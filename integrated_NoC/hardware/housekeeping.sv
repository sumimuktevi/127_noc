==> flow/design.v <==
module housekeeping_fsm (
    input  wire clk,
    input  wire reset,
    input  wire bypass_en,
    input  wire word_ready,
    input  wire [31:0] shifted_word,
    output reg  fetch_en,
    output wire fetch_o,
    output reg  flash_csb,
    output reg [31:0] wbs_adr,
    output reg [31:0] wbs_dat,
    output reg        wbs_cyc,
    output reg        wbs_stb,
    output reg        wbs_we,
    input  wire       wbs_ack,
    output reg        done_loading  
);
    reg [31:0] word_latched;
    localparam IDLE      = 3'd0;
    localparam FETCH     = 3'd1;
    localparam WB_WRITE  = 3'd2;
    localparam NEXT_NODE = 3'd3;
    localparam DONE      = 3'd4;
    localparam SR_RESET  = 3'd5;
    assign fetch_o = (state == FETCH);
    reg [2:0] state;
    reg [3:0] row_counter;     
    reg [3:0] soclet_counter;  
    always @(posedge clk) begin
        if (reset || bypass_en) begin
            state <= IDLE;
            row_counter <= 0;
            soclet_counter <= 0;
            wbs_cyc <= 0;
            wbs_stb <= 0;
            flash_csb <= 1;
            fetch_en <= 0;
            done_loading <= 0;
        end else begin
            case (state)
                IDLE: begin
                    flash_csb <= 0;
                    wbs_adr <= 32'h1000;
                    state <= FETCH;
                end
               FETCH: begin
                fetch_en <= 1;
                if (word_ready) begin
                    word_latched <= shifted_word;
                    wbs_dat  <= shifted_word;   
                    wbs_cyc  <= 1;
                    wbs_stb  <= 1;
                    wbs_we   <= 1;
                    fetch_en <= 0;
                    state    <= WB_WRITE;
                end
            end
                WB_WRITE: begin
                    wbs_dat <= word_latched; 
                    if (wbs_ack) begin
                        wbs_cyc <= 0;
                        wbs_stb <= 0;
                        wbs_we <=0;
                        state   <= NEXT_NODE;
                    end
                end
                NEXT_NODE: begin
                    if (row_counter < 9) begin
                        row_counter <= row_counter + 1;
                        wbs_adr <= 32'h1000 + (soclet_counter << 6) + ((row_counter+1) << 2);
                        state <= FETCH;
                    end else if (soclet_counter < 8) begin
                        row_counter <= 0;
                        soclet_counter <= soclet_counter + 1;
                        wbs_adr <= 32'h1000 + (soclet_counter << 6);
                        state <= SR_RESET;
                    end else begin
                        state <= DONE;
                    end
                end
                SR_RESET: begin
                wbs_adr <= 32'h1000 + (soclet_counter << 6);
                state <= FETCH;
                end
                DONE: begin
                    flash_csb <= 1;
                    done_loading <= 1;
                end
            endcase
        end
    end
endmodule
# Reports on housekeeping_fsm
# The steps from the RTL of housekeeping_fsm to its reports follow in flow order.
# Line numbers count from 1 in the design file above.
# A cell with n/a has no value.
# inputs
design	housekeeping_fsm
clk_port	clk
library	sky130hd
lib_corner	tt_025C_1v80

# Word level
# Source: Yosys, flattened and elaborated, memories not mapped. Widths are those after wreduce. Registers that Yosys merges into a memory's read port (data or address) are not register bits. Print and check cells do not count. Equal cells are merged and count once.
# bits
regBits	112
input_bits	37
output_inout_bits	71
wordCells	60
# classes
n_addsub	4
compare	2
n_eq	8
n_mux	17
n_logic	2
reduce_logical	16
# ops
operator	count
case mux 32 bit (select 3 bit)	1
two-way mux 32 bit	3
case mux 32 bit (select 2 bit)	1
adder 32 x 7 -> 32 bit	1
AND reduction 3 bit	6
adder 13 x 10 -> 14 bit with constant A	1
case mux 3 bit (select 4 bit)	1
two-way mux 3 bit	3
less-than comparator 4 bit with constant B	2
two-way mux 4 bit	2
nonzero test 2 bit	3
== test 3 x 2 -> 1 bit with constant B	2
== test 3 bit with constant B	2
adder 4 x 1 -> 5 bit with constant B	1
!= test 2 bit with constant B	2
adder 4 x 1 -> 4 bit with constant B	1
AND reduction 4 bit	1
nonzero test 4 bit	1
case mux 1 bit (select 2 bit)	2
two-way mux 1 bit	4
== test 3 x 1 -> 1 bit with constant B	1
!= test 3 bit with constant B	1
zero test 3 bit	1
nonzero test 3 bit	1
NOT 1 bit	2
AND reduction 2 bit	1
OR reduction 2 bit	1
logical OR 1 bit	1

# Logic depth
# Yosys ltp: most cells in a row. Word level: on the elaborated netlist, between registers, memories and ports. Mapped: between sequential cells and ports; inverters and the memories' decode and read muxes count.
# logic_depth
depth_word	4
abc_area	0
ltp_mapped	6
mapped_depth_nobuf	6

# Netlist
# Source: synth_stat.txt of the flow (Yosys; design flattened, memories mapped). It holds for the ABC_AREA given above (unset counts as 0); a run with the other value may have another netlist.
# Totals and module areas in this step are rounded.
# types
cell_type	count	type_area_um2
sky130_fd_sc_hd__edfxtp_1	74	2.22E+03
sky130_fd_sc_hd__dfxtp_1	18	360.346
sky130_fd_sc_hd__mux2_1	32	360.346
sky130_fd_sc_hd__buf_4	24	180.173
sky130_fd_sc_hd__nand2_1	16	60.058
sky130_fd_sc_hd__nor2_1	16	60.058
sky130_fd_sc_hd__ha_1	4	50.048
sky130_fd_sc_hd__o21a_1	5	37.536
sky130_fd_sc_hd__buf_6	3	33.782
sky130_fd_sc_hd__inv_1	9	33.782
sky130_fd_sc_hd__nand2b_1	5	31.28
sky130_fd_sc_hd__a21oi_1	6	30.029
sky130_fd_sc_hd__mux2i_1	3	30.029
sky130_fd_sc_hd__buf_2	5	25.024
sky130_fd_sc_hd__a31oi_1	3	18.768
sky130_fd_sc_hd__o32ai_2	1	16.266
sky130_fd_sc_hd__o21ai_0	3	15.014
sky130_fd_sc_hd__nand2b_4	1	13.763
# Not listed: further types 21, cells in them 26.
# synth_totals
cell_count	254
synth_area_um2	3800
seq_area_um2	2600
ff_cells	92

# Timing after synthesis
# Path of least setup slack by OpenSTA after synthesis, without wires, with an ideal clock, recovery checks aside; 20% of the period is set as input and as output delay. Where synthesis merged equal registers, the netlist keeps one of their names.
# synth_path
path_kind	input port to flip-flop
start	in bypass_en
end	reg word_latched[0]
tclk_ps	2640
launch_ps	528
arrival_ps	2306
path_slack_ps	-87
delay_ps	2199
driving_pins	4
synth_period_reached_ps	2727
# "delay_ps" = arrival - input delay + setup time.
# "driving_pins": output pins that drive a net of the path, with the launching flip-flop's if there is one; two outputs of one cell count as two.
# "synth_period_reached_ps" is the clock period less the worst setup slack; recovery checks do not enter. This is arithmetic on one report: input and output delays are still those of the set period (20% each).
# The rows between start and end are the longest chain of elaborated cells between them; the timing report does not say that the signal goes this way. Where chains are equally long, one stands for them.
# Each line given opens the expression or statement behind the cell; cells for indexed reads and writes are added by Yosys, which also makes memories of some case tables.
# synth_via
cell_sequence	sky130_fd_sc_hd__nor2_2 -> sky130_fd_sc_hd__inv_2 -> sky130_fd_sc_hd__buf_2 -> sky130_fd_sc_hd__nor2_1
elab_chain_cells	3
# synth_lines
item	line	source
start: declaration	4	input  wire bypass_en,
logical OR 1 bit	30	if (reset || bypass_en) begin
NOT 1 bit	n/a
AND reduction 3 bit	n/a
end: assignment	49	word_latched <= shifted_word;
end: declaration	18	reg [31:0] word_latched;

# Timing after layout
# Path of least setup slack in the final report of stored run 1 (OpenROAD, finished layout, wires in). Where an end is a register, its clock arrival counts in the times.
# The report prints the path's times to 10 ps; the period is as set.
# layout_path
path_kind	input port to flip-flop
start	in bypass_en
end	reg wbs_dat[18]
tclk_ps	4320
launch_ps	860
arrival_ps	2290
path_slack_ps	2030
driving_pins	6
# The rows between start and end are the longest chain of elaborated cells between them; the timing report does not say that the signal goes this way. Where chains are equally long, one stands for them.
# layout_via
cell_sequence	sky130_fd_sc_hd__clkdlybuf4s50_1 -> sky130_fd_sc_hd__nor2_2 -> sky130_fd_sc_hd__buf_4 -> sky130_fd_sc_hd__inv_2 -> sky130_fd_sc_hd__nor2_4 -> sky130_fd_sc_hd__buf_4
elab_chain_cells	3
# layout_lines
item	line	source
start: declaration	4	input  wire bypass_en,
logical OR 1 bit	30	if (reset || bypass_en) begin
NOT 1 bit	n/a
AND reduction 3 bit	n/a
end: assignment	50	wbs_dat  <= shifted_word;
end: assignment	59	wbs_dat <= word_latched;
end: declaration	11	output reg [31:0] wbs_dat,

# housekeeping_fsm through Yosys and OpenROAD on sky130hd: 2 stored runs, unordered, with their settings and measured results. The constraints put input and output delay at 20% of the set period each and load the outputs with 0.01 pF.
# "timing.worst_path_ps" means the part of the period allowed to the worst setup path (the constraints hold back 20% at inputs and 20% at outputs) less its slack; where the path has registers, the arrival times of their clocks count too.
# "power_total_uw" is the tool's figure for a default switching activity; nothing was simulated.
# "timing.worst_path_ps" is known to 10 ps.
# Measured values are rounded.
# Among the settings, . means not set for that run.
# A result given as . is not shown for that run.
stored run	period_ns	CORE_UTILIZATION	SETUP_SLACK_MARGIN	PLACE_DENSITY_LB_ADDON	TNS_END_PERCENT	CTS_CLUSTER_SIZE	CTS_CLUSTER_DIAMETER	CAP_MARGIN	MIN_ROUTING_LAYER	CORE_MARGIN	SLEW_MARGIN	HOLD_SLACK_MARGIN	CORE_ASPECT_RATIO	CELL_PAD_IN_SITES_GLOBAL_PLACEMENT	CELL_PAD_IN_SITES_DETAIL_PLACEMENT	GPL_TIMING_DRIVEN	MAX_ROUTING_LAYER	synth_area_um2	timing.worst_path_ps	worstPathKind	fin_hold_ws_ps	power_total_uw	fin_util_pct	design.die.area_um2	worstSetupSlack_ps
stored run 1	4.32	24	0.2	0.14	75	56	294	30	met2	2	20	.	.	.	.	.	.	3800	1430	input port to flip-flop	470	1900	33	17000	2000
stored run 2	2.1	49	.	0.11	.	93	237	25	.	8	30	0.29	1.52	0	2	1	met5	.	.	.	.	.	.	.	.
# Stored run 2: did not finish, clock tree synthesis stopped with DPL-0033
