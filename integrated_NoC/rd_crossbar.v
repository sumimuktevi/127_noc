==> flow/design.v <==
`default_nettype none
module rd_crossbar (
    input  wire        clk,
    input  wire [3:0]  rd_tile,
    input  wire [9:0]  rd_addr,
    input  wire        rd_req,
    output reg  [7:0]  rd_data,
    output reg  [9:0]  tile_rd_addr_0, tile_rd_addr_1, tile_rd_addr_2,
    output reg  [9:0]  tile_rd_addr_3, tile_rd_addr_4, tile_rd_addr_5,
    output reg  [9:0]  tile_rd_addr_6, tile_rd_addr_7, tile_rd_addr_8,
    output reg         tile_rd_req_0,  tile_rd_req_1,  tile_rd_req_2,
    output reg         tile_rd_req_3,  tile_rd_req_4,  tile_rd_req_5,
    output reg         tile_rd_req_6,  tile_rd_req_7,  tile_rd_req_8,
    input  wire [7:0]  tile_rd_data_0, tile_rd_data_1, tile_rd_data_2,
    input  wire [7:0]  tile_rd_data_3, tile_rd_data_4, tile_rd_data_5,
    input  wire [7:0]  tile_rd_data_6, tile_rd_data_7, tile_rd_data_8
);
    function [3:0] tile_flat;
        input [3:0] tid;
        case (tid)
            4'h0: tile_flat = 4'd0;    
            4'h1: tile_flat = 4'd1;    
            4'h2: tile_flat = 4'd2;    
            4'h4: tile_flat = 4'd3;    
            4'h5: tile_flat = 4'd4;    
            4'h6: tile_flat = 4'd5;    
            4'h8: tile_flat = 4'd6;    
            4'h9: tile_flat = 4'd7;    
            4'hA: tile_flat = 4'd8;    
            default: tile_flat = 4'd0;
        endcase
    endfunction
    wire [3:0] sel = tile_flat(rd_tile);
    always @(posedge clk) begin
        tile_rd_req_0 <= 1'b0; tile_rd_req_1 <= 1'b0; tile_rd_req_2 <= 1'b0;
        tile_rd_req_3 <= 1'b0; tile_rd_req_4 <= 1'b0; tile_rd_req_5 <= 1'b0;
        tile_rd_req_6 <= 1'b0; tile_rd_req_7 <= 1'b0; tile_rd_req_8 <= 1'b0;
        tile_rd_addr_0 <= rd_addr; tile_rd_addr_1 <= rd_addr;
        tile_rd_addr_2 <= rd_addr; tile_rd_addr_3 <= rd_addr;
        tile_rd_addr_4 <= rd_addr; tile_rd_addr_5 <= rd_addr;
        tile_rd_addr_6 <= rd_addr; tile_rd_addr_7 <= rd_addr;
        tile_rd_addr_8 <= rd_addr;
        if (rd_req) begin
            case (sel)
                4'd0: tile_rd_req_0 <= 1'b1;
                4'd1: tile_rd_req_1 <= 1'b1;
                4'd2: tile_rd_req_2 <= 1'b1;
                4'd3: tile_rd_req_3 <= 1'b1;
                4'd4: tile_rd_req_4 <= 1'b1;
                4'd5: tile_rd_req_5 <= 1'b1;
                4'd6: tile_rd_req_6 <= 1'b1;
                4'd7: tile_rd_req_7 <= 1'b1;
                4'd8: tile_rd_req_8 <= 1'b1;
                default: ;
            endcase
        end
        case (sel)
            4'd0: rd_data <= tile_rd_data_0;
            4'd1: rd_data <= tile_rd_data_1;
            4'd2: rd_data <= tile_rd_data_2;
            4'd3: rd_data <= tile_rd_data_3;
            4'd4: rd_data <= tile_rd_data_4;
            4'd5: rd_data <= tile_rd_data_5;
            4'd6: rd_data <= tile_rd_data_6;
            4'd7: rd_data <= tile_rd_data_7;
            4'd8: rd_data <= tile_rd_data_8;
            default: rd_data <= 8'h00;
        endcase
    end
endmodule
### Step by step through the tools: rd_crossbar

Tool output for the design above, in the order of the flow.
Line numbers count from 1 in the design file above.
Library cell names are shortened.
The mark n/a stands for no value.

* design top: rd_crossbar
* clock port: clk
* standard-cell library: sky130hd
* corner: tt_025C_1v80

### Elaborated design

Source: Yosys, flattened and elaborated, memories not mapped. Widths are those after wreduce; folded enables and synchronous resets count as part of the registers. Registers that Yosys merges into a memory's read port (data or address) are not register bits. Print and check cells do not count. Equal cells are merged and count once.
Yosys's memory passes give these memory sizes; they may raise the number of words (mostly to a power of two), join words into wider ones and drop unused or constant bits.

* register bits after elaboration: 27
* bits of input ports: 88
* memory cells: 1
* ROM bits: 64

* reductions and logical operators: 1
* eq/ne operators: 8
* muxes and demuxes: 10

Memories
* (name not given): depth 16, bits a word 4, rd ports 1, wr ports 0, line 20 `case (tid)`

Operators with widths (number)
* 8-bit parallel mux with 9-bit select: 1
* 4-bit by 3-bit equality test with 1-bit output (second input constant): 4
* 1-bit 2-to-1 mux: 9
* 4-bit by 2-bit equality test with 1-bit output (second input constant): 2
* 4-bit by 1-bit equality test with 1-bit output (second input constant): 1
* 4-bit equality test (second input constant): 1
* 4-bit logical NOT: 1

### Depth

Depth = most cells in a row (Yosys ltp): at word level without a register or memory, in the mapped netlist without a sequential cell, where the memories' decode and read muxes count.

* depth in word-level cells: 2
* ABC_AREA: 0
* depth in mapped cells: 9
* mapped depth without buffers: 8

### After synthesis

Source: synth_stat.txt of the flow (Yosys; design flattened, memories mapped). It holds for the ABC_AREA given above (unset counts as 0); a run with the other value may have another netlist.
The area totals of this step are shown rounded.

Cell types (number)
* buf_4: 80
* dfxtp_1: 27
* mux2i_1: 6
* a22o_1: 6
* mux2_2: 4
* a221oi_1: 5
* a222oi_1: 4
* a22oi_1: 5
* ha_1: 3
* nand2_1: 10
* nor2_1: 9
* and3_1: 5
* o211ai_1: 4
* a32oi_1: 3
* and2_1: 4
* nand2b_1: 4
* nand3b_1: 3
* buf_2: 4

Not listed: further types 24, cells in them 37.

* flip-flops: 27
* cell count: 223
* mapped area: 1960 um^2
* sequential part of the area: 541 um^2

### Worst setup path after synthesis

Path of least setup slack by OpenSTA after synthesis, without wires, with an ideal clock, recovery checks aside; 20% of the period is set as input and as output delay. Where synthesis merged equal registers, the netlist keeps one of their names.

* path type: in2reg
* from: input port rd_tile[1]
* to: register rd_data[0]
* slack: 0.306 ns
* launch time at the first pin: 0.488 ns
* clock period: 2.44 ns
* arrival time: 2.015 ns
* path buffers: 0
* path delay: 1.647 ns
* stages: 8
* required time: 2.320 ns
* setup time: 0.120 ns
* synthesis period reached: 2.134 ns

"path delay" is the arrival time less input delay plus setup time.
"stages" counts driving pins, that of a launching flip-flop among them; a cell with two outputs on the path counts twice.
"synthesis period reached" is the clock period less the worst setup slack; recovery checks do not enter. This is arithmetic on one report: input and output delays are still those of the set period (20% each).
The rows between start and end are the longest chain of elaborated cells between them; the timing report does not say that the signal goes this way. Where chains are equally long, one stands for them.
A line is the first line of the expression or statement that the cell stems from. Yosys adds cells for indexed reads and writes and turns some case tables into memories.
The chain passes a memory read, where the word-level depth is cut; so it can be longer than that depth.
At most two assigning lines are given for a register; there are more.

* path through: inv_1 -> ha_1 -> nor2b_1 -> nor2_2 -> mux2_2 -> a222oi_1 -> nor2_1 -> a211o_1
* cells in the longest elaborated chain: 3

Ends and longest elaborated chain, after synthesis
* from (decl): line 4 `input  wire [3:0]  rd_tile,`
* memory 16 x 4 bit: line 20 `case (tid)`
* 4-bit equality test: line 57 `case (sel)`
* 8-bit parallel mux with 9-bit select: line 57
* to (assign): line 58 `4'd0: rd_data <= tile_rd_data_0;`
* to (assign): line 59 `4'd1: rd_data <= tile_rd_data_1;`
* to (decl): line 7 `output reg  [7:0]  rd_data,`

### Path in the finished layout

Path of least setup slack in the final report of flow run 2 (OpenROAD, finished layout, wires in). Where an end is a register, its clock arrival counts in the times.

* path type: in2reg
* from: input port rd_tile[0]
* to: register rd_data[4]
* stages: 9
* launch time at the first pin: 0.40 ns
* path buffers: 2
* arrival time: 2.13 ns
* setup time: 0.12 ns
* clock period: 2.0 ns
* required time: 2.16 ns
* slack: 0.03 ns

The rows between start and end are the longest chain of elaborated cells between them; the timing report does not say that the signal goes this way. Where chains are equally long, one stands for them.
The chain passes a memory read, where the word-level depth is cut; so it can be longer than that depth.
At most two assigning lines are given for a register; there are more.

* path through: clkdlybuf4s15_2 -> inv_2 -> ha_2 -> mux2i_4 -> o21ai_4 -> buf_4 -> and2_1 -> a221oi_1 -> o211ai_1
* cells in the longest elaborated chain: 3

Ends and longest elaborated chain, post-layout
* from (decl): line 4 `input  wire [3:0]  rd_tile,`
* memory 16 x 4 bit: line 20 `case (tid)`
* 4-bit equality test: line 57 `case (sel)`
* 8-bit parallel mux with 9-bit select: line 57
* to (assign): line 58 `4'd0: rd_data <= tile_rd_data_0;`
* to (assign): line 59 `4'd1: rd_data <= tile_rd_data_1;`
* to (decl): line 7 `output reg  [7:0]  rd_data,`

Subject: rd_crossbar on sky130hd, stored results

Hello all,

Measured results for rd_crossbar: 2 stored runs of the Yosys and OpenROAD flow on sky130hd. The settings differ; the order carries no meaning. The constraints put input and output delay at 20% of the set period each and load the outputs with 0.01 pF.
By "clock period achieved" is meant the clock period of the run minus its worst setup slack. This is arithmetic on one report: input and output delays are still those of the set period (20% each).
"critical setup path time": the worst setup path's part of the clock period (all of it between registers, 20% less for each end at a port) less its slack. A launch clock that arrives late makes it longer, a capture clock that arrives late makes it shorter.
By "power consumption" is meant OpenSTA's value without simulated activity: inputs other than the clock are taken to toggle once in ten clock periods, and the tool carries that through the logic.
The measured numbers are rounded.

### Flow run 1

Settings: `period_ns=2.05`, `CORE_UTILIZATION=33`, `SETUP_SLACK_MARGIN=0.21`, `PLACE_DENSITY_LB_ADDON=0.05`, `CORE_MARGIN=9`, `CELL_PAD_IN_SITES_GLOBAL_PLACEMENT=3`, `CELL_PAD_IN_SITES_DETAIL_PLACEMENT=0`, `TNS_END_PERCENT=55`, `ABC_AREA=0`, `CAP_MARGIN=20`, `SLEW_MARGIN=30`

No results, placement failed with FLW-0024.

### Flow run 2

Settings: `period_ns=2.0`, `CAP_MARGIN=20`, `CORE_MARGIN=2`, `CORE_UTILIZATION=40`, `SLEW_MARGIN=20`

- Synthesized cell area: 1960 um^2
- Overall die area: 5480 um^2
- Standard-cell area after routing: 3760 um^2
- Utilization after layout: 0.796
- Worst setup slack after layout: 0.030 ns
- Setup total negative slack: 0.000 ns
- Worst hold slack after layout: 0.548 ns
- Power consumption: 0.00171 W
- Clock period achieved: 1.970 ns
- Critical setup path time: 1.57 ns
- Critical path type: in2reg

Thanks
