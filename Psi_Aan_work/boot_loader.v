==> flow/design.v <==
module boot_controller (
    input  wire clk,
    input  wire rst_n,
    output reg  flash_cs_n,
    output reg  flash_clk,
    output reg  flash_mosi,
    input  wire flash_miso,
    output reg  [7:0] sram_wdata,
    output reg  [10:0] sram_waddr,
    output reg        sram_wen,
    output reg        cpu_reset_n
);
    localparam IDLE=0, CMD=1, ADDR=2, READ=3, WRITE=4, DONE=5;
    reg [2:0] state;
    reg [7:0] bit_counter, shift_reg;
    reg [1:0] spi_phase;  
    always @(posedge clk or negedge rst_n) begin
        if (!rst_n) begin
            state <= IDLE;
            cpu_reset_n <= 0;
            sram_wen <= 1;
            sram_waddr <= 0;
            flash_cs_n <= 1;
            flash_clk <= 0;
            spi_phase <= 0;
        end else begin
            case (state)
                IDLE: begin
                    flash_cs_n <= 0;
                    bit_counter <= 0;
                    shift_reg <= 8'h03;  
                    state <= CMD;
                end
                CMD: begin
                    if (spi_phase == 0) begin
                        flash_clk <= 0;
                        flash_mosi <= shift_reg[7];
                        spi_phase <= 1;
                    end else if (spi_phase == 1) begin
                        flash_clk <= 1;
                        spi_phase <= 2;
                    end else begin
                        flash_clk <= 0;
                        shift_reg <= {shift_reg[6:0], 1'b0};
                        spi_phase <= 0;
                        if (bit_counter == 7) begin
                            state <= ADDR;
                            bit_counter <= 0;
                        end else bit_counter <= bit_counter + 1;
                    end
                end
                ADDR: begin
                    if (spi_phase == 0) begin
                        flash_clk <= 0;
                        flash_mosi <= 0;
                        spi_phase <= 1;
                    end else if (spi_phase == 1) begin
                        flash_clk <= 1;
                        spi_phase <= 2;
                    end else begin
                        flash_clk <= 0;
                        spi_phase <= 0;
                        if (bit_counter == 23) begin
                            state <= READ;
                            bit_counter <= 0;
                        end else bit_counter <= bit_counter + 1;
                    end
                end
                READ: begin
                    case (spi_phase)
                        2'b00: begin 
                            flash_clk <= 1;
                            spi_phase <= 2'b01;
                        end
                        2'b01: begin 
                            shift_reg <= {shift_reg[6:0], flash_miso};
                            spi_phase <= 2'b10;
                        end
                        2'b10: begin 
                            flash_clk <= 0;
                            spi_phase <= 2'b11;
                        end
                        2'b11: begin 
                            spi_phase <= 2'b00;
                            if (bit_counter == 7) begin
                                sram_wdata <= shift_reg; 
                                state <= WRITE;
                                bit_counter <= 0;
                            end else begin
                                bit_counter <= bit_counter + 1;
                            end
                        end
                    endcase
                end
                WRITE: begin
                    if (spi_phase == 0) begin
                        sram_wen <= 0;  
                        spi_phase <= 1;
                    end else begin
                        sram_wen <= 1;  
                        spi_phase <= 0;
                        if (sram_waddr == 11'h7FF) state <= DONE;
                        else begin
                            sram_waddr <= sram_waddr + 1;
                            state <= READ;
                        end
                    end
                end
                DONE: begin
                    flash_cs_n <= 1;
                    cpu_reset_n <= 1;
                end
                default: state <= IDLE;
            endcase
        end
    end
endmodule
### From RTL to reports: boot_controller

What the tools print for boot_controller, step after step.
Line numbers count from 1 in the design file above.
Cell names lack the library's common part.
A cell with -- has no value.

| set-up | value |
|---|---|
| design top | boot_controller |
| clock port | clk |
| cell library | sky130hd |
| corner | tt_025C_1v80 |

### Word level

Source: Yosys, flattened and elaborated, memories not mapped. Widths are those after wreduce. Registers that Yosys merges into a memory's read port (data or address) are not register bits. Print and check cells do not count.

| storage and ports | value |
|---|---|
| cells after elaboration | 93 |
| output and inout bits | 24 |
| register bits after elaboration | 45 |
| input port bits | 3 |

| operators by class | value |
|---|---|
| bitwise logic cells | 3 |
| mux-type cells | 37 |
| reductions and logical operators | 16 |
| add/sub/neg operators | 2 |
| equal/unequal tests | 24 |

Operators with widths:

| cell | number |
|---|---|
| 2-to-1 mux 8 bit | 10 |
| parallel mux 8 bit (select 4 bit) | 1 |
| 2-to-1 mux 3 bit | 10 |
| != test 2 bit with constant B | 12 |
| parallel mux 8 bit (select 3 bit) | 1 |
| parallel mux 3 bit (select 6 bit) | 1 |
| adder 11 x 1 -> 11 bit with constant B | 1 |
| == test 11 bit with constant B | 1 |
| AND reduction 10 bit | 1 |
| AND reduction 4 bit | 2 |
| nonzero test 4 bit | 2 |
| adder 8 x 1 -> 8 bit with constant B | 1 |
| == test 8 x 3 -> 1 bit with constant B | 1 |
| == test 8 x 5 -> 1 bit with constant B | 1 |
| parallel mux 2 bit (select 4 bit) | 1 |
| parallel mux 1 bit (select 2 bit) | 4 |
| AND reduction 7 bit | 1 |
| == test 3 x 2 -> 1 bit with constant B | 2 |
| == test 3 bit with constant B | 2 |
| nonzero test 3 bit | 2 |
| parallel mux 2 bit (select 3 bit) | 1 |
| 2-to-1 mux 1 bit | 6 |
| AND reduction 5 bit | 1 |
| == test 2 bit with constant B | 2 |
| nonzero test 2 bit | 2 |
| 2-to-1 mux 2 bit | 2 |
| NOT 1 bit | 3 |
| == test 3 x 1 -> 1 bit with constant B | 1 |

Other operator kinds: 7; their cells: 7.

### Logic depth

Depth = most cells in a row (Yosys ltp): at word level without a register or memory, in the mapped netlist without a sequential cell, where the memories' decode and read muxes count.

| depth | value |
|---|---|
| depth in word-level cells | 5 |
| ABC_AREA | 0 |
| mapped depth | 5 |
| depth with buffers taken out | 5 |

### Mapped cells and area

Yosys stat after the flow's synthesis: flattened, memories mapped to cells. It holds for the ABC_AREA given above (unset counts as 0); a run with the other value may have another netlist.
Totals and module areas in this step are rounded.

Cell types:

| type | number | area in all (µm²) |
|---|---|---|
| edfxtp_1 | 25 | 750.72 |
| dfrtp_1 | 21 | 525.504 |
| dfstp_2 | 4 | 105.101 |
| xor2_1 | 9 | 78.826 |
| nor2_1 | 16 | 60.058 |
| nor2b_1 | 8 | 50.048 |
| nand2_1 | 11 | 41.29 |
| nand3_1 | 7 | 35.034 |
| xnor2_1 | 4 | 35.034 |
| mux2_2 | 3 | 33.782 |
| o41ai_4 | 1 | 27.526 |
| a31oi_1 | 4 | 25.024 |
| ha_1 | 2 | 25.024 |
| a21o_1 | 3 | 22.522 |
| a21oi_1 | 4 | 20.019 |
| o21ai_0 | 4 | 20.019 |
| and3_1 | 3 | 18.768 |
| inv_1 | 5 | 18.768 |

Other cell types: 31; their cells: 39.

| synthesis totals | value |
|---|---|
| sequential area | 0.001381 mm² |
| mapped cells | 173 |
| flip-flop cells | 50 |
| mapped area | 0.002193 mm² |
| buffers | 4 |

### Worst setup path after synthesis

Source: OpenSTA report_checks on the synthesized netlist (no wires, ideal clock, input and output delay 20% of the period each), path of least setup slack; recovery checks are left aside. Register names are those of the netlist, which keeps one name where synthesis merged equal registers.

| timing path after synthesis | value |
|---|---|
| kind | reg-to-reg |
| start | reg bit_counter[3] |
| end | reg sram_wdata[0] |
| launch time at the first pin | 0.000 ns |
| clock period | 1.96 ns |
| path buffers | 0 |
| stages | 4 |
| arrival | 1.606 ns |
| data required time | 1.629 ns |
| library setup time | 0.331 ns |
| path delay | 1.937 ns |
| setup slack | 0.022 ns |
| period reached after synthesis | 1.938 ns |

"path delay" is the arrival time less input delay plus setup time.
"stages" counts driving pins, that of a launching flip-flop among them; a cell with two outputs on the path counts twice.
"period reached after synthesis" = period - worst setup slack (recovery checks aside). The figure is calculated, with input and output delays left at 20% of the set period.
The rows between start and end are the longest chain of elaborated cells between them; the timing report does not say that the signal goes this way. Where chains are equally long, one stands for them.
Each line given opens the expression or statement behind the cell; cells for indexed reads and writes are added by Yosys, which also makes memories of some case tables.
A register here has more assigning lines than the two given.

| between the ends, after synthesis | value |
|---|---|
| cells stage by stage | edfxtp_1 -> or4_4 -> nor3_1 -> and4_1 |
| length of the longest elaborated chain | 2 |
| elaborated cells between the ends (all ways) | 2 |
| those cells by class | 1 x eq/ne; 1 x reduce/logical |

Ends and longest elaborated chain, after synthesis:

| item | RTL line | source |
|---|---|---|
| start, declared | 15 | `reg [7:0] bit_counter, shift_reg;` |
| start, assigned | 49 | `end else bit_counter <= bit_counter + 1;` |
| start, assigned | 66 | `end else bit_counter <= bit_counter + 1;` |
| == test 8 x 3 -> 1 bit | 85 | `if (bit_counter == 7) begin` |
| AND reduction 4 bit | -- |  |
| end, assigned | 86 | `sram_wdata <= shift_reg;` |
| end, declared | 8 | `output reg  [7:0] sram_wdata,` |

### Timing after layout

From the final timing report of flow run A: the path of least setup slack in the routed layout; clock arrival at registers is part of the times.

| timing path post-layout | value |
|---|---|
| kind | reg-to-reg |
| start | reg bit_counter[6] |
| end | reg sram_wdata[6] |
| path buffers | 0 |
| clock period | 1.49 ns |
| library setup time | 0.29 ns |
| stages | 4 |
| launch time at the first pin | 0.29 ns |
| arrival | 1.77 ns |
| setup slack | -0.28 ns |
| data required time | 1.49 ns |

The rows between start and end are the longest chain of elaborated cells between them; the timing report does not say that the signal goes this way. Where chains are equally long, one stands for them.
A register here has more assigning lines than the two given.

| between the ends, post-layout | value |
|---|---|
| cells stage by stage | edfxtp_1 -> or4_4 -> nor3_4 -> and4_4 |
| length of the longest elaborated chain | 2 |
| elaborated cells between the ends (all ways) | 2 |
| those cells by class | 1 x eq/ne; 1 x reduce/logical |

Ends and longest elaborated chain, post-layout:

| item | RTL line | source |
|---|---|---|
| start, declared | 15 | `reg [7:0] bit_counter, shift_reg;` |
| start, assigned | 49 | `end else bit_counter <= bit_counter + 1;` |
| start, assigned | 66 | `end else bit_counter <= bit_counter + 1;` |
| == test 8 x 3 -> 1 bit | 85 | `if (bit_counter == 7) begin` |
| AND reduction 4 bit | -- |  |
| end, assigned | 86 | `sram_wdata <= shift_reg;` |
| end, declared | 8 | `output reg  [7:0] sram_wdata,` |

==> results <==
Settings and measured results of 2 stored flow runs for module boot_controller (sky130hd), not sorted in any way. The constraints put input and output delay at 20% of the set period each and load the outputs with 0.01 pF.
"achieved period" means the clock period less the worst setup slack. The figure is calculated, with input and output delays left at 20% of the set period.
The results are shown rounded.

#### Flow run A

| setting | value |
|---|---|
| period_ns | `1.49` |
| CORE_UTILIZATION | `19` |
| PLACE_DENSITY_LB_ADDON | `0.14` |
| CELL_PAD_IN_SITES_GLOBAL_PLACEMENT | `3` |
| ABC_AREA | `0` |
| GPL_ROUTABILITY_DRIVEN | `1` |
| CTS_CLUSTER_SIZE | `77` |
| SLEW_MARGIN | `25` |
| CAP_MARGIN | `20` |
| CORE_MARGIN | `2` |

| result | value |
|---|---|
| area of the standard cells in the finished layout | 0.003318 mm² |
| setup slack of the critical path | -0.277 ns |
| achieved period | 1.767 ns |
| die size | 0.01242 mm² |
| synthesis area | 0.002193 mm² |
| post-route setup TNS | -4.461 ns |

#### Flow run B

| setting | value |
|---|---|
| period_ns | `2.0` |
| CORE_UTILIZATION | `50` |
| PLACE_DENSITY | `0.81` |
| CORE_MARGIN | `7` |
| SLEW_MARGIN | `30` |
| MIN_ROUTING_LAYER | `met2` |
| MAX_ROUTING_LAYER | `met4` |
| CAP_MARGIN | `20` |

| result | value |
|---|---|
| area of the standard cells in the finished layout | 0.002674 mm² |
| setup slack of the critical path | 0.118 ns |
| achieved period | 1.882 ns |
| die size | 0.006437 mm² |
| synthesis area | 0.002193 mm² |
| post-route setup TNS | 0.000 ns |
